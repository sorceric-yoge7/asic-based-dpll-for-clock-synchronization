==> flow/design.v <==
module Digital_Loop_filter (
    input wire clk,                  
    input wire up,                   
    input wire down,                 
    output reg [15:0] control_out    
);
    reg signed [15:0] proportional, integral, derivative;
    reg [15:0] prev_error;
    initial begin
        proportional = 0;
        integral = 0;
        derivative = 0;
        prev_error = 0;
    end
    always @(posedge clk) begin   
        proportional = (up ? 1 : 0) - (down ? 1 : 0);   
        integral = integral + proportional;               
        derivative = proportional - prev_error;           
        control_out = (proportional << 1) + (integral >> 1) + (derivative >> 2);
        prev_error = proportional;
    end
endmodule
Tool chain data of Digital_Loop_filter
What the tools print for Digital_Loop_filter, step after step.
Lines are those of the file above, counted from 1.
Library cell names are shortened.
Not given: n/a
- top module: Digital_Loop_filter
- clock input: clk
- library: sky130hd
- library corner: tt_025C_1v80

Elaborated design
Source: Yosys, flattened and elaborated, memories not mapped. Widths are those after wreduce; folded enables and synchronous resets count as part of the registers. Registers that Yosys merges into a memory's read port (data or address) are not register bits. Print and check cells do not count. Equal cells are merged and count once.
- noted $add $sub $neg: 5
- mux-type cells: 2
- operators with widths (kind ; number):
    adder 16 x 15 -> 16 bit ; 1
    adder 16 x 2 -> 16 bit ; 1
    adder 3 x 16 -> 16 bit ; 1
    subtractor 2 x 2 -> 3 bit ; 1
    subtractor 1 x 1 -> 2 bit ; 1
    2-to-1 mux 1 bit ; 2
- bits of input ports: 3
- noted output and inout port bits: 16
- noted cells after elaboration: 10
- noted register bits: 34

Depth
Depth = most cells in a row (Yosys ltp): at word level without a register or memory, in the mapped netlist without a sequential cell, where the memories' decode and read muxes count.
- word-level depth: 5
- noted ABC_AREA: 1
- mapped depth: 26
- mapped depth without buffers: 25

After synthesis
Source: synth_stat.txt of the flow (Yosys; design flattened, memories mapped). It holds for the ABC_AREA given above (unset counts as 0); a run with the other value may have another netlist.
- cells by type (type ; number ; total area (µm²)):
    dfxtp_1 ; 34 ; 680.653
    nand2_1 ; 137 ; 514.243
    inv_1 ; 80 ; 300.288
    fa_1 ; 14 ; 280.269
    ha_1 ; 22 ; 275.264
    nand3_1 ; 37 ; 185.178
    xor2_1 ; 13 ; 113.859
    nor2_1 ; 26 ; 97.594
    a21oi_1 ; 19 ; 95.091
    xnor2_1 ; 6 ; 52.55
    nand2_2 ; 8 ; 50.048
    o21bai_1 ; 6 ; 45.043
    nor2_4 ; 3 ; 33.782
    nand4_1 ; 4 ; 25.024
    nor2_2 ; 4 ; 25.024
    o21ai_0 ; 5 ; 25.024
    buf_6 ; 2 ; 22.522
    inv_2 ; 6 ; 22.522
Other cell types: 9; their cells: 13.
- sequential part of the area at 680.7 µm²
- mapped flip-flops: 34
- noted mapped area: 2947.8 µm²
- noted buffers: 4
- cell count at 439

Worst setup path after synthesis
Source: OpenSTA report_checks on the synthesized netlist (no wires, ideal clock, input and output delay 20% of the period each), path of least setup slack; recovery checks are left aside. Register names are those of the netlist, which keeps one name where synthesis merged equal registers.
- path kind: in2reg
- start point: input port up
- end point: register control_out[14]
- noted clock period: 5860 ps
- noted launch time at the first pin: 1172 ps
- path delay: 3353 ps
- noted data arrival time: 4413 ps
- noted driving pins on the path: 23
- path buffers at 1
- path slack at 1335 ps
- external input delay: 1172 ps
- synthesis period reached at 4525 ps
"path delay" = arrival - input delay + setup time.
"driving pins on the path": output pins that drive a net of the path, with the launching flip-flop's if there is one; two outputs of one cell count as two.
"synthesis period reached" is the clock period less the worst setup slack; recovery checks do not enter. This is arithmetic on one report: input and output delays are still those of the set period (20% each).
The rows between start and end are the longest chain of elaborated cells between them; the timing report does not say that the signal goes this way. Where chains are equally long, one stands for them.
Each line given opens the expression or statement behind the cell; cells for indexed reads and writes are added by Yosys, which also makes memories of some case tables.
- cell sequence: inv_1 ha_1 buf_6 inv_2 nand2_1 nand2_1 inv_1 ha_1 o21bai_1 nand2_1 nand2_1 nand2_1 nand2_1 xnor2_1 fa_1 inv_1 ha_1 a21oi_1 o21ai_0 a21oi_1 nand2_1 nand2_1 nand2_1
- cells in the longest elaborated chain at 5
- ends and longest elaborated chain, post-synthesis (what ; line ; text):
    start, declared ; 3 ; input wire up,
    2-to-1 mux 1 bit ; 16 ; proportional = (up ? 1 : 0) - (down ? 1 : 0);
    subtractor 1 x 1 -> 2 bit ; 16 ;
    adder 16 x 2 -> 16 bit ; 17 ; integral = integral + proportional;
    adder 3 x 16 -> 16 bit ; 19 ; control_out = (proportional << 1) + (integral >> 1) + (derivative >> 2);
    adder 16 x 15 -> 16 bit ; 19 ;
    end, assigned ; 19 ;
    end, declared ; 5 ; output reg [15:0] control_out

Worst path after layout
From the final timing report of entry A: the path of least setup slack in the routed layout; clock arrival at registers is part of the times.
The report prints the path's times to 10 ps; the period is as set.
- path kind: in2reg
- start point: input port up
- end point: register control_out[14]
- path slack at 3900 ps
- noted launch time at the first pin: 2000 ps
- noted clock period: 10000 ps
- noted data arrival time: 6280 ps
- path buffers at 2
- external input delay: 2000 ps
- noted driving pins on the path: 24
The rows between start and end are the longest chain of elaborated cells between them; the timing report does not say that the signal goes this way. Where chains are equally long, one stands for them.
- cell sequence: clkdlybuf4s50_1 inv_1 ha_1 buf_4 inv_2 nand2_1 nand2_1 inv_1 ha_1 o21bai_1 nand2_1 nand2_1 nand2_1 nand2_1 xnor2_1 fa_1 inv_1 ha_1 a21oi_1 o21ai_0 a21oi_1 nand2_1 nand2_1 nand2_1
- cells in the longest elaborated chain at 5
- ends and longest elaborated chain, after layout (what ; line ; text):
    start, declared ; 3 ; input wire up,
    2-to-1 mux 1 bit ; 16 ; proportional = (up ? 1 : 0) - (down ? 1 : 0);
    subtractor 1 x 1 -> 2 bit ; 16 ;
    adder 16 x 2 -> 16 bit ; 17 ; integral = integral + proportional;
    adder 3 x 16 -> 16 bit ; 19 ; control_out = (proportional << 1) + (integral >> 1) + (derivative >> 2);
    adder 16 x 15 -> 16 bit ; 19 ;
    end, assigned ; 19 ;
    end, declared ; 5 ; output reg [15:0] control_out

Data sheet: physical implementation of Digital_Loop_filter

Stored flow runs of Digital_Loop_filter (2 of them; Yosys, OpenROAD, sky130hd). They differ in their settings and are not a sequence. Constraints: input delay and output delay 20% of the set period each, output load 0.01 pF.
"achieved period" means the clock period less the worst setup slack. The figure is calculated, with input and output delays left at 20% of the set period.
"allowed time less slack (worst setup path)" = time allowed to the worst setup path (clock period - input delay - output delay, where it has them) - its slack; a late launch clock adds to it, a late capture clock takes from it.
"power consumption" is the tool's figure for a default switching activity; nothing was simulated.
"allowed time less slack (worst setup path)" is given in steps of 10 ps.

Entry A

==> flow/run.sh <==
#!/bin/bash
# the make line also repeats the synthesis and layout settings of config.mk as NAME=value (left out here)
make -C /OpenROAD-flow-scripts/flow DESIGN_CONFIG=/design/flow/config.mk WORK_HOME=/design/flow/orfs CLKGATE_MAP_FILE= finish
==> flow/config.mk <==
export PLATFORM = sky130hd
export DESIGN_NAME = Digital_Loop_filter
export DESIGN_NICKNAME = Digital_Loop_filter
export VERILOG_FILES = /design/flow/design.v
export SDC_FILE = /design/flow/constraint.sdc
export NUM_CORES = 4
export LEC_CHECK = 0
export ABC_AREA = 1
export CAP_MARGIN = 20
export CORE_MARGIN = 10
export CORE_UTILIZATION = 58
export CTS_CLUSTER_SIZE = 75
export GPL_ROUTABILITY_DRIVEN = 1
export MAX_ROUTING_LAYER = met5
export MIN_ROUTING_LAYER = met1
export SLEW_MARGIN = 20
==> flow/constraint.sdc <==
create_clock -name core_clock -period 10.0 [get_ports {clk}]
set_input_delay 2.0000 -clock core_clock [delete_from_list [all_inputs] [get_ports {clk}]]
set_output_delay 2.0000 -clock core_clock [all_outputs]
set_load 0.01 [all_outputs]

Measured in entry A:
- power consumption at 1197 µW
- noted the worst hold slack in the final report: 518 ps
- achieved period: 6103 ps
- post-route utilization: 67.7%
- setup slack of the critical path: 3897 ps
- noted the allowed time less slack (worst setup path): 4100 ps
- worst setup path kind: in2reg
- full die area at 8333.9 µm²
- netlist area reported by Yosys at 2947.8 µm²
- setup TNS: 0 ps

Entry B

==> flow/run.sh <==
#!/bin/bash
# the make line also repeats the synthesis and layout settings of config.mk as NAME=value (left out here)
make -C /OpenROAD-flow-scripts/flow DESIGN_CONFIG=/design/flow/config.mk WORK_HOME=/design/flow/orfs CLKGATE_MAP_FILE= finish
==> flow/config.mk <==
export PLATFORM = sky130hd
export DESIGN_NAME = Digital_Loop_filter
export DESIGN_NICKNAME = Digital_Loop_filter
export VERILOG_FILES = /design/flow/design.v
export SDC_FILE = /design/flow/constraint.sdc
export NUM_CORES = 4
export LEC_CHECK = 0
export ABC_AREA = 0
export CAP_MARGIN = 25
export CELL_PAD_IN_SITES_GLOBAL_PLACEMENT = 2
export CORE_MARGIN = 2
export CORE_UTILIZATION = 66
export GPL_TIMING_DRIVEN = 0
export MAX_ROUTING_LAYER = met4
export MIN_ROUTING_LAYER = met1
export PLACE_DENSITY = 0.47
export SETUP_SLACK_MARGIN = 0.07
export SLEW_MARGIN = 20
export TNS_END_PERCENT = 30
==> flow/constraint.sdc <==
create_clock -name core_clock -period 6.21 [get_ports {clk}]
set_input_delay 1.2420 -clock core_clock [delete_from_list [all_inputs] [get_ports {clk}]]
set_output_delay 1.2420 -clock core_clock [all_outputs]
set_load 0.01 [all_outputs]

Entry B: unfinished; error GPL-0301 in placement.
