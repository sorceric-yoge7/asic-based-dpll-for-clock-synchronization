==> flow/design.v <==
module DCO (
    input wire [15:0] control,  
    input wire clk,             
    output reg clk_out          
);
    reg [31:0] phase_accumulator;
    always @(posedge clk) begin
        phase_accumulator <= phase_accumulator + control;
        clk_out <= phase_accumulator[31];  
    end
endmodule
# == From RTL to reports: DCO ==
# What the tools print for DCO, step after step.
# Lines are those of the file above, counted from 1.
# Operators carry their Yosys type and port widths (W data, S select, Z words).
# Cell names lack the library's common part.
# Not given: --
# setup
design,DCO
clock_port,clk
lib,sky130hd
pvt_corner,tt_025C_1v80

# == Word-level counts ==
# Yosys after proc, flatten, opt, wreduce and memory -nomap, before mapping. Enables and synchronous resets that opt folds into registers are not counted as muxes. Memory bits, and registers merged into a memory's read port (data or address), are not among the register bits. Print and check cells are not counted. Equal cells are merged and count once.
# bits
output_inout_bits,1
word_cells,3
ff_bits,33
in_bits,17
# classes
addsub,1
# op_table
operator,count
$add A32 B16 Y32,1

# == Logic depth ==
# Yosys ltp: most cells in a row. Word level: on the elaborated netlist, between registers, memories and ports. Mapped: between sequential cells and ports; inverters and the memories' decode and read muxes count.
# logic_depth
word_depth,1
abc_area,0
mapped_depth,9
depth_no_buf,8

# == After synthesis ==
# Yosys stat after the flow's synthesis: flattened, memories mapped to cells. It holds for the ABC_AREA given above (unset counts as 0); a run with the other value may have another netlist.
# mapped
buffers,3
flip_flops,33
seqArea_mm2,0.0006606
synth_area_mm2,0.0018117
stdcells,199
# by_type
cell,count,area_total_um2
dfxtp_1,33,660.634
ha_1,16,200.192
xnor2_1,15,131.376
xor2_1,13,113.859
nand2_1,22,82.579
a21oi_1,15,75.072
nor3_2,5,50.048
nor2_1,13,48.797
o211ai_1,6,45.043
nand3_1,8,40.038
o21ai_0,7,35.034
inv_1,7,26.275
nor3_1,5,25.024
fa_1,1,20.019
a31oi_1,3,18.768
a41oi_1,2,17.517
nand3_4,1,17.517
nor3_4,1,16.266
# Other cell types: 19; their cells: 26.

# == Timing after synthesis ==
# Source: OpenSTA report_checks on the synthesized netlist (no wires, ideal clock, input and output delay 20% of the period each), path of least setup slack; recovery checks are left aside. Register names are those of the netlist, which keeps one name where synthesis merged equal registers.
# synth_timing
path_kind,input port to flip-flop
from,input port control[0]
to,register phase_accumulator[24]
setup_time_ps,121
in_delay_ps,466
arrival_ps,2098
slack_ps,110
tclk_ps,2330
stages,9
required_ps,2209
n_path_buf,1
path_delay_ps,1753
launch_ps,466
synth_period_reached_ps,2220
# "path_delay_ps" = arrival - input delay + setup time.
# "stages": output pins that drive a net of the path, with the launching flip-flop's if there is one; two outputs of one cell count as two.
# "synth_period_reached_ps" = period - worst setup slack (recovery checks aside). The figure is calculated, with input and output delays left at 20% of the set period.
# Between the ends stands the longest chain of elaborated cells between them, by number of cells; it is not shown to be the way that was timed. Of several equally long chains one is given.
# Each line given opens the expression or statement behind the cell; cells for indexed reads and writes are added by Yosys, which also makes memories of some case tables.
# synth_via
path_cell_list,ha_1 -> fa_1 -> a21oi_1 -> o211ai_1 -> a22oi_1 -> o31a_1 -> buf_6 -> nor2_1 -> xor2_1
elab_chain_len,1
cells_between,1
lines_between,1
cone_classes,add/sub (1)
# synth_lines
element,line_no,rtl
start: declaration,2,"input wire [15:0] control,"
$add A32 B16 Y32,8,phase_accumulator <= phase_accumulator + control;
end: assignment,8,
end: declaration,6,reg [31:0] phase_accumulator;

# == Worst path after layout ==
# From the final timing report of run 1: the path of least setup slack in the routed layout; clock arrival at registers is part of the times.
# The path's times are printed in steps of 10 ps; the period is the one set.
# layout_timing
path_kind,flip-flop to flip-flop
from,register phase_accumulator[0]
to,register phase_accumulator[28]
n_path_buf,1
stages,10
launch_ps,280
arrival_ps,2230
setup_time_ps,110
required_ps,2110
slack_ps,-120
tclk_ps,1940
# Between the ends stands the longest chain of elaborated cells between them, by number of cells; it is not shown to be the way that was timed. Of several equally long chains one is given.
# layout_via
path_cell_list,dfxtp_2 -> ha_4 -> fa_2 -> a21oi_2 -> o211ai_1 -> a22oi_2 -> o31a_1 -> buf_12 -> nor3_2 -> xor2_1
elab_chain_len,1
cells_between,1
lines_between,1
cone_classes,add/sub (1)
# layout_lines
element,line_no,rtl
start: declaration,6,reg [31:0] phase_accumulator;
start: assignment,8,phase_accumulator <= phase_accumulator + control;
$add A32 B16 Y32,8,
end: assignment,8,
end: declaration,6,

# Flow measurements of DCO on sky130hd: 2 stored runs with different settings, listed in no order. Input and output delays are each 20% of the period that was set; the output load is 0.01 pF.
# "timing.worst_path_ps" means the part of the period allowed to the worst setup path (the constraints hold back 20% at inputs and 20% at outputs) less its slack; where the path has registers, the arrival times of their clocks count too.
# "design_power_w": no workload was simulated; the value follows from the tool's default switching activity.
# "timing.worst_path_ps" is known to 10 ps.
# A setting shown as -- is not set for that run.
stored run,period_ns,CORE_UTILIZATION,SETUP_SLACK_MARGIN,PLACE_DENSITY_LB_ADDON,HOLD_SLACK_MARGIN,CORE_MARGIN,CELL_PAD_IN_SITES_GLOBAL_PLACEMENT,GPL_TIMING_DRIVEN,GPL_ROUTABILITY_DRIVEN,SLEW_MARGIN,MIN_ROUTING_LAYER,CAP_MARGIN,CELL_PAD_IN_SITES_DETAIL_PLACEMENT,ws_setup_ps,cell_area_final_mm2,timing.worst_path_ps,worstPathKind,design_power_w,synthesis_area_mm2,timing.setup.tns_ps,total_die_area_mm2
run 1,1.94,33,0.15,0.2,-0.1,10,2,1,0,5,met2,20,--,-116,0.0029941,2060,flip-flop to flip-flop,0.005119,0.0018117,-793,0.0088539
run 2,1.87,23,--,0.28,--,2,--,0,--,0,met1,20,2,-254,0.0027551,2120,flip-flop to flip-flop,0.004989,0.0018117,-2514,0.0086035
